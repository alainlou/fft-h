==> flow/design.v <==
module FFT (
  input clk,
  input rst,
  input uart_rxd,
  output reg [35:0] uart_txd
  );
  reg [2:0] state = 3'b000;
  reg [41:0] bf1_input = 42'b000000000000000000000000000000000000000000;
  reg [41:0] bf2_input = 42'b000000000000000000000000000000000000000000;
  reg [41:0] bf3_input = 42'b000000000000000000000000000000000000000000;
  reg [41:0] bf4_input = 42'b000000000000000000000000000000000000000000;
  reg [35:0] bf1_buffer = 36'b000001010000000000000000000000000000;
  reg [35:0] bf2_buffer = 36'b000001010000000000000000000000000000;
  reg [35:0] bf3_buffer = 36'b000001010000000000000000000000000000;
  reg [35:0] bf4_buffer = 36'b000001010000000000000000000000000000;
  wire [35:0] bf1_output;
  wire [35:0] bf2_output;
  wire [35:0] bf3_output;
  wire [35:0] bf4_output;
  butterfly bf1(bf1_input[41:40], bf1_input[39], bf1_input[38:37], bf1_input[36], bf1_input[35:27], bf1_input[26:18], bf1_input[17:9], bf1_input[8:0], bf1_output[35:27], bf1_output[26:18], bf1_output[17:9], bf1_output[8:0]);
  butterfly bf2(bf2_input[41:40], bf2_input[39], bf2_input[38:37], bf2_input[36], bf2_input[35:27], bf2_input[26:18], bf2_input[17:9], bf2_input[8:0], bf2_output[35:27], bf2_output[26:18], bf2_output[17:9], bf2_output[8:0]);
  butterfly bf3(bf3_input[41:40], bf3_input[39], bf3_input[38:37], bf3_input[36], bf3_input[35:27], bf3_input[26:18], bf3_input[17:9], bf3_input[8:0], bf3_output[35:27], bf3_output[26:18], bf3_output[17:9], bf3_output[8:0]);
  butterfly bf4(bf4_input[41:40], bf4_input[39], bf4_input[38:37], bf4_input[36], bf4_input[35:27], bf4_input[26:18], bf4_input[17:9], bf4_input[8:0], bf4_output[35:27], bf4_output[26:18], bf4_output[17:9], bf4_output[8:0]);
  always @(posedge clk) begin
    case (state)
      3'b000: begin
        bf1_input <= 42'b000000000000000000000000000000000000000000;
        bf2_input <= 42'b000000000000000000000000000000000000000000;
        bf3_input <= 42'b000000000000000000000000000000000000000000;
        bf4_input <= 42'b000000000000000000000000000000000000000000;
        bf1_buffer <= 36'b000001010000000000000000000000000000;
        bf2_buffer <= 36'b000001010000000000000000000000000000;
        bf3_buffer <= 36'b000001010000000000000000000000000000;
        bf4_buffer <= 36'b000001010000000000000000000000000000;
        state <= 3'b001;
        end
      3'b001: begin
        bf1_input <= {6'b100000, bf1_buffer};
        bf2_input <= {6'b100000, bf2_buffer};
        bf3_input <= {6'b100000, bf3_buffer};
        bf4_input <= {6'b100000, bf4_buffer};
        state <= 3'b010;
        end
      3'b010: begin
        bf1_input <= {6'b100000, bf1_output[35:18], bf2_output[35:18]};
        bf2_input <= {6'b000101, bf1_output[17:0], bf2_output[17:0]};
        bf3_input <= {6'b100000, bf3_output[35:18], bf4_output[35:18]};
        bf4_input <= {6'b000101, bf3_output[17:0], bf4_output[17:0]};
        state <= 3'b011;
        end
      3'b011: begin
        bf1_input <= {6'b100000, bf1_output[35:18], bf3_output[35:18]};  
        bf2_input <= {6'b010011, bf2_output[35:18], bf4_output[35:18]};  
        bf3_input <= {6'b000101, bf1_output[17:0], bf3_output[17:0]};    
        bf4_input <= {6'b011011, bf2_output[17:0], bf4_output[17:0]};    
        state <= 3'b111;
        end
      default: begin
        bf1_input <= 42'b000000000000000000000000000000000000000000;
        bf2_input <= 42'b000000000000000000000000000000000000000000;
        bf3_input <= 42'b000000000000000000000000000000000000000000;
        bf4_input <= 42'b000000000000000000000000000000000000000000;
        state <= 3'b001;
      end
    endcase
    bf1_buffer <= bf1_output;
    bf2_buffer <= bf2_output;
    bf3_buffer <= bf3_output;
    bf4_buffer <= bf4_output;
    uart_txd <= bf1_buffer ^ bf2_buffer ^ bf3_buffer ^ bf4_buffer;
  end
endmodule
module butterfly
  (
  input unsigned [1:0]  i_w_re_mag,
  input wire            i_w_re_neg,
  input unsigned [1:0]  i_w_im_mag,
  input wire            i_w_im_neg,
  input signed [8:0]    i_xa_re,
  input signed [8:0]    i_xa_im,
  input signed [8:0]    i_xb_re,
  input signed [8:0]    i_xb_im,
  output signed [8:0]   o_ya_re,
  output signed [8:0]   o_ya_im,
  output signed [8:0]   o_yb_re,
  output signed [8:0]   o_yb_im
  );
  wire signed [8:0] re1;
  wire signed [8:0] re2;
  wire signed [8:0] im1;  
  wire signed [8:0] im2;
  multiply m0(i_xb_re, i_w_re_mag, i_w_re_neg, re1);
  multiply m1(i_xb_re, i_w_im_mag, i_w_im_neg, im1);
  multiply m2(i_xb_im, i_w_re_mag, i_w_re_neg, im2);
  multiply m3(i_xb_im, i_w_im_mag, i_w_im_neg, re2);
  assign o_ya_re = i_xa_re + re1 + re2;
  assign o_ya_im = i_xa_im + im1 + im2;
  assign o_yb_re = i_xa_re - re1 - re2;
  assign o_yb_im = i_xa_im - im1 - im2;
endmodule
module multiply
  (
  input signed [8:0]      i_factor,
  input [1:0]             i_mag,
  input wire              i_neg,
  output reg signed [8:0] o_res
  );
  wire signed [8:0] w_abs = i_factor[8] ? -i_factor : i_factor;
  always @(*) begin
    case (i_mag)
      2'b00:
        o_res = 9'b000000000;
      2'b01:
        o_res = i_neg^i_factor[8] ? -({2'b00, w_abs[7:1]} + {4'b0000, w_abs[7: 3]} + {5'b00000, w_abs[7: 4]} + {7'b0000000, w_abs[7:6]} + {8'b00000000, w_abs[7]})
                       : {2'b00, w_abs[7:1]} + {4'b0000, w_abs[7: 3]} + {5'b00000, w_abs[7: 4]} + {7'b0000000, w_abs[7:6]} + {8'b00000000, w_abs[7]};
      default:
        o_res = i_neg ? -i_factor : i_factor;
    endcase
  end
endmodule
## Tool chain data of FFT

Tool output for the design above, in the order of the flow.
Line numbers count from 1 in the design file above.
Library cell names are shortened.
The mark n/a stands for no value.

| inputs | value |
|---|---|
| top module | FFT |
| clock input | clk |
| standard-cell library | sky130hd |
| timing corner | tt_025C_1v80 |

## After elaboration

Source: Yosys, flattened and elaborated, memories not mapped. Widths are those after wreduce; folded enables and synchronous resets count as part of the registers. Registers that Yosys merges into a memory's read port (data or address) are not register bits. Print and check cells do not count. Equal cells are merged and count once.

| bit counts | value |
|---|---|
| flip-flop bits (word level) | 351 |
| output and inout port bits | 36 |
| input bits | 3 |
| elaborated cells | 189 |

| operators by class | value |
|---|---|
| reductions and logical operators | 8 |
| eq/ne operators | 11 |
| bitwise gates (word level) | 19 |
| add/sub/neg operators | 80 |
| multiplexer cells | 61 |

Operators by type and width:

| operator | count |
|---|---|
| 42-bit parallel mux with 3-bit select | 4 |
| 9-bit parallel mux with 2-bit select | 16 |
| 9-bit two-way mux | 32 |
| 9-bit adder | 16 |
| 9-bit subtractor | 16 |
| 9-bit negator | 16 |
| 36-bit XOR | 3 |
| 8-bit by 4-bit adder with 9-bit output | 8 |
| 9-bit by 1-bit adder with 9-bit output | 8 |
| 9-bit by 2-bit adder with 9-bit output | 8 |
| 7-bit by 5-bit adder with 8-bit output | 8 |
| 8-bit two-way mux | 8 |
| 1-bit XOR | 16 |
| 2-bit by 1-bit equality test with 1-bit output with constant B | 8 |
| 2-bit zero test | 8 |
| 3-bit parallel mux with 3-bit select | 1 |
| 3-bit by 2-bit equality test with 1-bit output with constant B | 2 |
| 3-bit by 1-bit equality test with 1-bit output with constant B | 1 |

## Longest topological paths

Depth = most cells in a row (Yosys ltp): at word level without a register or memory, in the mapped netlist without a sequential cell, where the memories' decode and read muxes count.

| depth | value |
|---|---|
| depth after elaboration | 12 |
| ABC_AREA | 0 |
| depth in mapped cells | 32 |
| mapped depth without buffers | 32 |

## Synthesis result

The flow's flattened synthesis, as Yosys stat reports it; memories are mapped. The netlist is that of the ABC_AREA named above (0 if unset); the other value can give another one.
The area totals of this step are shown rounded.

| mapped netlist | value |
|---|---|
| flip-flop cells | 331 |
| standard cells after synthesis | 2,650 |
| mapped area | 23,680 um^2 |
| sequential area | 6,626 um^2 |

Cell types:

| type | count | total area (um^2) |
|---|---|---|
| dfxtp_1 | 331 | 6.63E+03 |
| ha_1 | 202 | 2.53E+03 |
| fa_1 | 126 | 2.52E+03 |
| xnor2_1 | 247 | 2.16E+03 |
| inv_1 | 345 | 1.29E+03 |
| xor2_1 | 124 | 1.09E+03 |
| nand2_1 | 234 | 878.342 |
| mux2i_1 | 59 | 590.566 |
| a21oi_1 | 116 | 580.557 |
| nor2_1 | 154 | 578.054 |
| o21ai_0 | 115 | 575.552 |
| a22oi_1 | 54 | 405.389 |
| a22o_1 | 42 | 367.853 |
| clkbuf_1 | 82 | 307.795 |
| a21o_1 | 36 | 270.259 |
| o21bai_1 | 35 | 262.752 |
| o21a_1 | 27 | 202.694 |
| nand2b_1 | 28 | 175.168 |

Other cell types: 54; their cells: 293.
By module: a second synthesis without flattening, with its own total; a netlist apart from the flattened one above.

| second synthesis, totals | value |
|---|---|
| cells (unflattened synthesis) | 4,184 |
| area total of the unflattened synthesis | 36,350 um^2 |

Each row is one instance without its submodules.

Modules:

| module | instances | area (um^2) | cells |
|---|---|---|---|
| multiply | 16 | 1,037 | 139 |
| FFT | 1 | 11,130 | 960 |
| butterfly | 4 | 2,155 | 250 |

## Path before layout

OpenSTA on the mapped netlist: ideal clock, no wires. The path of least setup slack (recovery checks aside). Input and output delay are each 20% of the period. Register names are those of the netlist, which keeps one name where synthesis merged equal registers.

| timing post-synthesis | value |
|---|---|
| path kind | reg2reg |
| from | reg bf4_input[10] |
| to | reg bf3_input[8] |
| path buffers | 1 |
| period | 8.75 ns |
| time at the first pin | 0.000 ns |
| driving pins on the path | 29 |
| setup slack | 1.995 ns |
| required time | 8.633 ns |
| arrival time | 6.638 ns |
| delay of the path | 6.755 ns |
| synthesis period reached | 6.755 ns |

"delay of the path" = arrival - input delay + setup time.
"driving pins on the path" counts driving pins, that of a launching flip-flop among them; a cell with two outputs on the path counts twice.
"synthesis period reached" is the clock period less the worst setup slack; recovery checks do not enter. This is arithmetic on one report: input and output delays are still those of the set period (20% each).
Between the ends stands the longest chain of elaborated cells between them, by number of cells; it is not shown to be the way that was timed. Of several equally long chains one is given.
A line is the first line of the expression or statement that the cell stems from. Yosys adds cells for indexed reads and writes and turns some case tables into memories.
At most two assigning lines are given for a register; there are more.

| between the ends, post-synthesis | value |
|---|---|
| path through | dfxtp_1 inv_1 ha_1 or3b_2 clkbuf_1 o21ai_0 xnor2_1 fa_1 inv_1 fa_1 inv_1 ha_1 inv_1 fa_1 and3_1 or3b_2 nor3b_1 nor2_1 xnor2_1 a22oi_1 inv_1 fa_1 inv_1 ha_1 o41a_1 xor2_1 xnor3_1 or2_1 a32o_1 |
| cells in the longest elaborated chain | 12 |

Ends and longest elaborated chain, post-synthesis:

| what | RTL line | RTL |
|---|---|---|
| start: declaration | 11 | `reg [41:0] bf4_input = 42'b000000000000000000000000000000000000000000;` |
| start: assignment | 41 | `bf4_input <= {6'b100000, bf4_buffer};` |
| start: assignment | 48 | `bf4_input <= {6'b000101, bf3_output[17:0], bf4_output[17:0]};` |
| 9-bit negator | 108 | `wire signed [8:0] w_abs = i_factor[8] ? -i_factor : i_factor;` |
| 8-bit two-way mux | 108 |  |
| 7-bit by 5-bit adder with 8-bit output | 114 | `o_res = i_neg^i_factor[8] ? -({2'b00, w_abs[7:1]} + {4'b0000, w_abs[7: 3]} + {5'b00000, w_abs[7: 4]} + {7'b000 ...` |
| 8-bit by 4-bit adder with 9-bit output | 114 |  |
| 9-bit by 2-bit adder with 9-bit output | 114 |  |
| 9-bit by 1-bit adder with 9-bit output | 114 |  |
| 9-bit negator | 114 |  |
| 9-bit two-way mux | 114 |  |
| 9-bit parallel mux with 2-bit select | 110 | `case (i_mag)` |
| 9-bit adder (2 in a row) | 97 | `assign o_ya_im = i_xa_im + im1 + im2;` |
| 42-bit parallel mux with 3-bit select | 25 | `case (state)` |
| end: assignment | 40 | `bf3_input <= {6'b100000, bf3_buffer};` |
| end: assignment | 47 | `bf3_input <= {6'b100000, bf3_output[35:18], bf4_output[35:18]};` |
| end: declaration | 10 | `reg [41:0] bf3_input = 42'b000000000000000000000000000000000000000000;` |

Some nets on the timed path still bear RTL names; the line given drives or declares the net.

Named nets, post-synthesis:

| net | RTL line |
|---|---|
| bf4.o_ya_im[8] | 97 |

Lab notebook: FFT

Design FFT on sky130hd. What follows are 2 stored runs of the flow, each under its own settings; their order means nothing. The constraints put input and output delay at 20% of the set period each and load the outputs with 0.01 pF.
A setting shown as . is not set for that run.

| stored run | period_ns | CORE_UTILIZATION | SETUP_SLACK_MARGIN | PLACE_DENSITY_LB_ADDON | CORE_ASPECT_RATIO | CORE_MARGIN | CELL_PAD_IN_SITES_GLOBAL_PLACEMENT | CELL_PAD_IN_SITES_DETAIL_PLACEMENT | CTS_CLUSTER_SIZE | CTS_CLUSTER_DIAMETER | SLEW_MARGIN | CAP_MARGIN | TNS_END_PERCENT | MIN_ROUTING_LAYER |
|---|---|---|---|---|---|---|---|---|---|---|---|---|---|---|
| record 1 | 5.57 | 63 | 1.08 | 0.0 | 1.52 | 3 | 1 | 1 | 76 | 163 | 35 | 20 | . | . |
| record 2 | 13.6 | 68 | 0.32 | . | 1.77 | 2 | . | 2 | . | 84 | 20 | 20 | 60 | met1 |

Record 1: incomplete, placement halted on DPL-0033
Record 2: incomplete, placement halted on a tool error
