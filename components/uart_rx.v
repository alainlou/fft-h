==> flow/design.v <==
module uart_rx
    #(parameter TICKS_PER_BIT = 128)
    (
    input         i_clk,
    input         i_rx_serial,
    output        o_rx_flag,
    output [15:0] o_rx_byte
    );
    parameter s_IDLE  = 3'b000;
    parameter s_START = 3'b001;
    parameter s_DATA  = 3'b010;
    parameter s_STOP  = 3'b011;
    parameter s_DONE  = 3'b100;
    reg r_data_r = 1'b1;
    reg r_data   = 1'b1;
    reg [15:0] r_clk_count = 0;
    reg [3:0]  r_write_idx = 0;
    reg [15:0] r_byte      = 0;
    reg        r_flag      = 1;
    reg [2:0]  r_state     = 0;
    always @(posedge i_clk)
      begin
        r_data_r <= i_rx_serial;
        r_data   <= r_data_r;
      end
    always @(posedge i_clk)
      begin
        case (r_state)
          s_IDLE:
            begin
              r_flag   <= 1'b1;
              r_clk_count <= 0;
              r_write_idx <= 0;
              if (r_data == 1'b0)
                r_state <= s_START;
              else
                r_state <= s_IDLE;
            end
          s_START:
            begin
              if (r_clk_count == (TICKS_PER_BIT-1)/2)
                begin
                  if (r_data == 1'b0)
                    begin
                      r_clk_count <= 0;
                      r_state <= s_DATA;
                    end
                  else
                    r_state <= s_IDLE;
                end
              else
                begin
                  r_clk_count <= r_clk_count;
                  r_state <= s_START;
                end
            end
          s_DATA:
            begin
              if (r_clk_count < TICKS_PER_BIT-1)
                begin
                  r_clk_count <= r_clk_count + 1;
                  r_state = s_DATA;
                end
              else
                begin
                  r_clk_count <= 0;
                  r_byte[r_write_idx] <= r_data;
                  if (r_write_idx < 7)
                    begin
                      r_write_idx <= r_write_idx + 1;
                      r_state <= s_DATA;
                    end
                  else
                    begin
                      r_write_idx = 0;
                      r_state <= s_STOP;
                    end
                end
            end
          s_STOP:
            begin
              if (r_clk_count < TICKS_PER_BIT-1)
                begin
                  r_clk_count <= r_clk_count + 1;
                  r_state <= s_STOP;
                end
              else
                begin
                  r_flag <= 1'b0;
                  r_clk_count <= 0;
                  r_state <= s_DONE;
                end
            end
            s_DONE:
              begin
                r_flag <= 1'b1;
                r_state <= s_IDLE;
              end
          default:
            r_state <= s_IDLE;
        endcase
      end
    assign o_rx_flag = r_flag;
    assign o_rx_byte = r_byte;
endmodule
==> Step by step through the tools: uart_rx <==
The steps from the RTL of uart_rx to its reports follow in flow order.
Lines are those of the file above, counted from 1.
Cell names lack the library's common part.
{ "setup": {"design": "uart_rx", "clk_port": "i_clk", "cell_library": "sky130hd", "pvt_corner": "tt_025C_1v80"} }

==> After elaboration <==
Source: Yosys, flattened and elaborated, memories not mapped. Widths are those after wreduce. Registers that Yosys merges into a memory's read port (data or address) are not register bits. Print and check cells do not count. Equal cells are merged and count once.
{ "bits": {"ff_bits": 42, "wordCells": 53, "output_inout_bits": 17, "inputBits": 2} }
{ "classes": {"cmp": 2, "logic": 4, "n_shift": 2, "muxes": 16, "reduce_logical": 10, "n_addsub": 3, "n_eq": 9} }
{ "op_table": {"columns": ["cell", "n"], "rows": [
  ["16-bit case mux with 3-bit select", 1],
  ["16-bit 2-to-1 mux", 3],
  ["1-bit by 5-bit variable shift with 16-bit output", 1],
  ["1-bit by 5-bit variable shift with 16-bit output with constant A", 1],
  ["16-bit by 1-bit adder with 16-bit output with constant B", 1],
  ["16-bit bitwise AND", 1],
  ["16-bit OR", 1],
  ["16-bit by 6-bit equality test with 1-bit output with constant B", 1],
  ["16-bit by 7-bit < comparator with 1-bit output with constant B", 1],
  ["16-bit inverter", 1],
  ["3-bit case mux with 4-bit select", 1],
  ["2-bit inequality test with constant B", 4],
  ["4-bit case mux with 2-bit select", 1],
  ["4-bit 2-to-1 mux", 2],
  ["2-bit AND reduction", 3],
  ["3-bit by 2-bit equality test with 1-bit output with constant B", 2],
  ["4-bit negator with 5-bit output", 1],
  ["2-bit nonzero test", 2],
  ["2-bit OR reduction", 2],
  ["4-bit by 1-bit adder with 4-bit output with constant B", 1],
  ["4-bit by 3-bit < comparator with 1-bit output with constant B", 1],
  ["4-bit nonzero test", 1],
  ["2-bit 2-to-1 mux", 2],
  ["1-bit 2-to-1 mux", 4],
  ["3-bit by 1-bit equality test with 1-bit output with constant B", 1],
  ["3-bit equality test with constant B", 1],
  ["3-bit logical NOT", 1],
  ["3-bit AND reduction", 1]
]} }
Other operator kinds: 3; their cells: 3.

==> Depth <==
Yosys ltp: most cells in a row. Word level: on the elaborated netlist, between registers, memories and ports. Mapped: between sequential cells and ports; inverters and the memories' decode and read muxes count.
{ "depth": {"word_depth": 5, "abc_area": 1, "depth_mapped": 9, "mapped_depth_nobuf": 9} }

==> Mapped cells and area <==
Source: synth_stat.txt of the flow (Yosys; design flattened, memories mapped). It holds for the ABC_AREA given above (unset counts as 0); a run with the other value may have another netlist.
Totals and module areas in this step are rounded.
{ "types": {"columns": ["cell_type", "n"], "rows": [
  ["edfxtp_1", 37],
  ["nand2_1", 47],
  ["nor2_1", 34],
  ["dfxtp_1", 5],
  ["nand3_1", 19],
  ["ha_1", 6],
  ["inv_1", 17],
  ["o21ai_0", 11],
  ["xor2_1", 3],
  ["a21oi_1", 5],
  ["nor3_2", 2],
  ["o21ai_1", 4],
  ["nand4_1", 3],
  ["xnor2_1", 2],
  ["nand2_2", 2],
  ["buf_6", 1],
  ["inv_2", 3],
  ["buf_4", 1]
]} }
Other cell types: 8; their cells: 8.
{ "mapped": {"synth_area_um2": 2020, "flip_flops": 42, "stdcells": 210, "n_buf": 3} }

==> Worst setup path after synthesis <==
OpenSTA on the mapped netlist: ideal clock, no wires. The path of least setup slack (recovery checks aside). Input and output delay are each 20% of the period. Register names are those of the netlist, which keeps one name where synthesis merged equal registers.
{ "synth_timing": {"path_kind": "reg2reg", "start": "reg r_clk_count[0]", "end": "reg r_clk_count[0]", "required_ns": 4.626, "stages": 7, "t_first_pin_ns": 0.000, "t_arrival_ns": 1.436, "delay_ns": 1.810, "clock_period_ns": 5.0, "slack_ns": 3.191, "synth_period_reached_ns": 1.809} }
"delay_ns" = arrival - input delay + setup time.
"stages": output pins that drive a net of the path, with the launching flip-flop's if there is one; two outputs of one cell count as two.
"synth_period_reached_ns" = period - worst setup slack (recovery checks aside). The figure is calculated, with input and output delays left at 20% of the set period.
Between the ends stands the longest chain of elaborated cells between them, by number of cells; it is not shown to be the way that was timed. Of several equally long chains one is given.
Each line given opens the expression or statement behind the cell; cells for indexed reads and writes are added by Yosys, which also makes memories of some case tables.
A register here has more assigning lines than the two given.
The path ends at the enable pin of a flip-flop; only ways to that pin are counted.
{ "synth_between": {"path_cell_list": "edfxtp_1 > ha_1 > nand3_1 > nor2_1 > nand2_1 > o21ai_0 > and2_1", "elab_chain_cells": 3, "cells_between": 3, "cone_lines": 1} }
{ "synth_lines": {"columns": ["element", "line_no", "text"], "rows": [
  ["start: declaration", 16, "reg [15:0] r_clk_count = 0;"],
  ["start: assignment", 53, "r_clk_count <= r_clk_count;"],
  ["start: assignment", 61, "r_clk_count <= r_clk_count + 1;"],
  ["16-bit by 6-bit equality test with 1-bit output", 41, "if (r_clk_count == (TICKS_PER_BIT-1)/2)"],
  ["2-bit inequality test", null, null],
  ["3-bit AND reduction", null, null],
  ["end: assignment", 53, null],
  ["end: assignment", 61, null],
  ["end: declaration", 16, null]
]} }

==> Worst path after layout <==
From the final timing report of record 1: the path of least setup slack in the routed layout; clock arrival at registers is part of the times.
{ "layout_timing": {"path_kind": "reg2reg", "start": "reg r_clk_count[0]", "end": "reg r_clk_count[7]", "stages": 7, "t_arrival_ns": 2.08, "slack_ns": 2.16, "clock_period_ns": 4.31, "required_ns": 4.24, "t_first_pin_ns": 0.29} }
Between the ends stands the longest chain of elaborated cells between them, by number of cells; it is not shown to be the way that was timed. Of several equally long chains one is given.
A register here has more assigning lines than the two given.
The path ends at the enable pin of a flip-flop; only ways to that pin are counted.
{ "layout_between": {"path_cell_list": "edfxtp_1 > ha_1 > nand3_1 > nor2_1 > nand2_1 > o21ai_0 > and2_1", "elab_chain_cells": 3, "cells_between": 3, "cone_lines": 1} }
{ "layout_lines": {"columns": ["element", "line_no", "text"], "rows": [
  ["start: declaration", 16, "reg [15:0] r_clk_count = 0;"],
  ["start: assignment", 53, "r_clk_count <= r_clk_count;"],
  ["start: assignment", 61, "r_clk_count <= r_clk_count + 1;"],
  ["16-bit by 6-bit equality test with 1-bit output", 41, "if (r_clk_count == (TICKS_PER_BIT-1)/2)"],
  ["2-bit inequality test", null, null],
  ["3-bit AND reduction", null, null],
  ["end: assignment", 53, null],
  ["end: assignment", 61, null],
  ["end: declaration", 16, null]
]} }

Stored flow runs of uart_rx (2 of them; Yosys, OpenROAD, sky130hd). They differ in their settings and are not a sequence. Constraints: input delay and output delay 20% of the set period each, output load 0.01 pF.
By "achieved clock period" is meant the clock period of the run minus its worst setup slack. This is arithmetic on one report: input and output delays are still those of the set period (20% each).
"worst setup path time": the worst setup path's part of the clock period (all of it between registers, 20% less for each end at a port) less its slack. A launch clock that arrives late makes it longer, a capture clock that arrives late makes it shorter.
"power consumption": no workload was simulated; the value follows from the tool's default switching activity.
Measured values are rounded.

==> record 1: settings <==
{ "period_ns": 4.31, "CORE_UTILIZATION": 46, "SETUP_SLACK_MARGIN": 0.87, "PLACE_DENSITY_LB_ADDON": 0.02, "CELL_PAD_IN_SITES_DETAIL_PLACEMENT": 1, "TNS_END_PERCENT": 70, "ABC_AREA": 1, "GPL_TIMING_DRIVEN": 0, "CTS_CLUSTER_DIAMETER": 399, "CAP_MARGIN": 30, "CORE_MARGIN": 2, "SLEW_MARGIN": 20 }
==> record 1: results <==
area of the die: 4940 sq um
achieved clock period: 2.154 ns
lowest hold slack: 0.338 ns
total negative slack on setup checks: 0.000 ns
Yosys chip area after synthesis: 2020 sq um
worst setup path time: 2.15 ns
critical path kind: reg2reg
standard-cell area after layout: 2420 sq um
post-route utilization: 56.5 %
power consumption: 0.894 mW
smallest setup slack: 2.16 ns

==> record 2: settings <==
{ "period_ns": 2.94, "CORE_UTILIZATION": 67, "PLACE_DENSITY_LB_ADDON": 0.29, "CORE_ASPECT_RATIO": 1.19, "CELL_PAD_IN_SITES_DETAIL_PLACEMENT": 0, "GPL_TIMING_DRIVEN": 0, "CTS_CLUSTER_SIZE": 10, "CAP_MARGIN": 40, "CORE_MARGIN": 2, "SLEW_MARGIN": 20 }
==> record 2: results <==
area of the die: 3440 sq um
achieved clock period: 2.480 ns
lowest hold slack: 0.343 ns
total negative slack on setup checks: 0.000 ns
Yosys chip area after synthesis: 2000 sq um
worst setup path time: 2.48 ns
critical path kind: reg2reg
standard-cell area after layout: 2360 sq um
post-route utilization: 83.0 %
power consumption: 1.00 mW
smallest setup slack: 0.460 ns
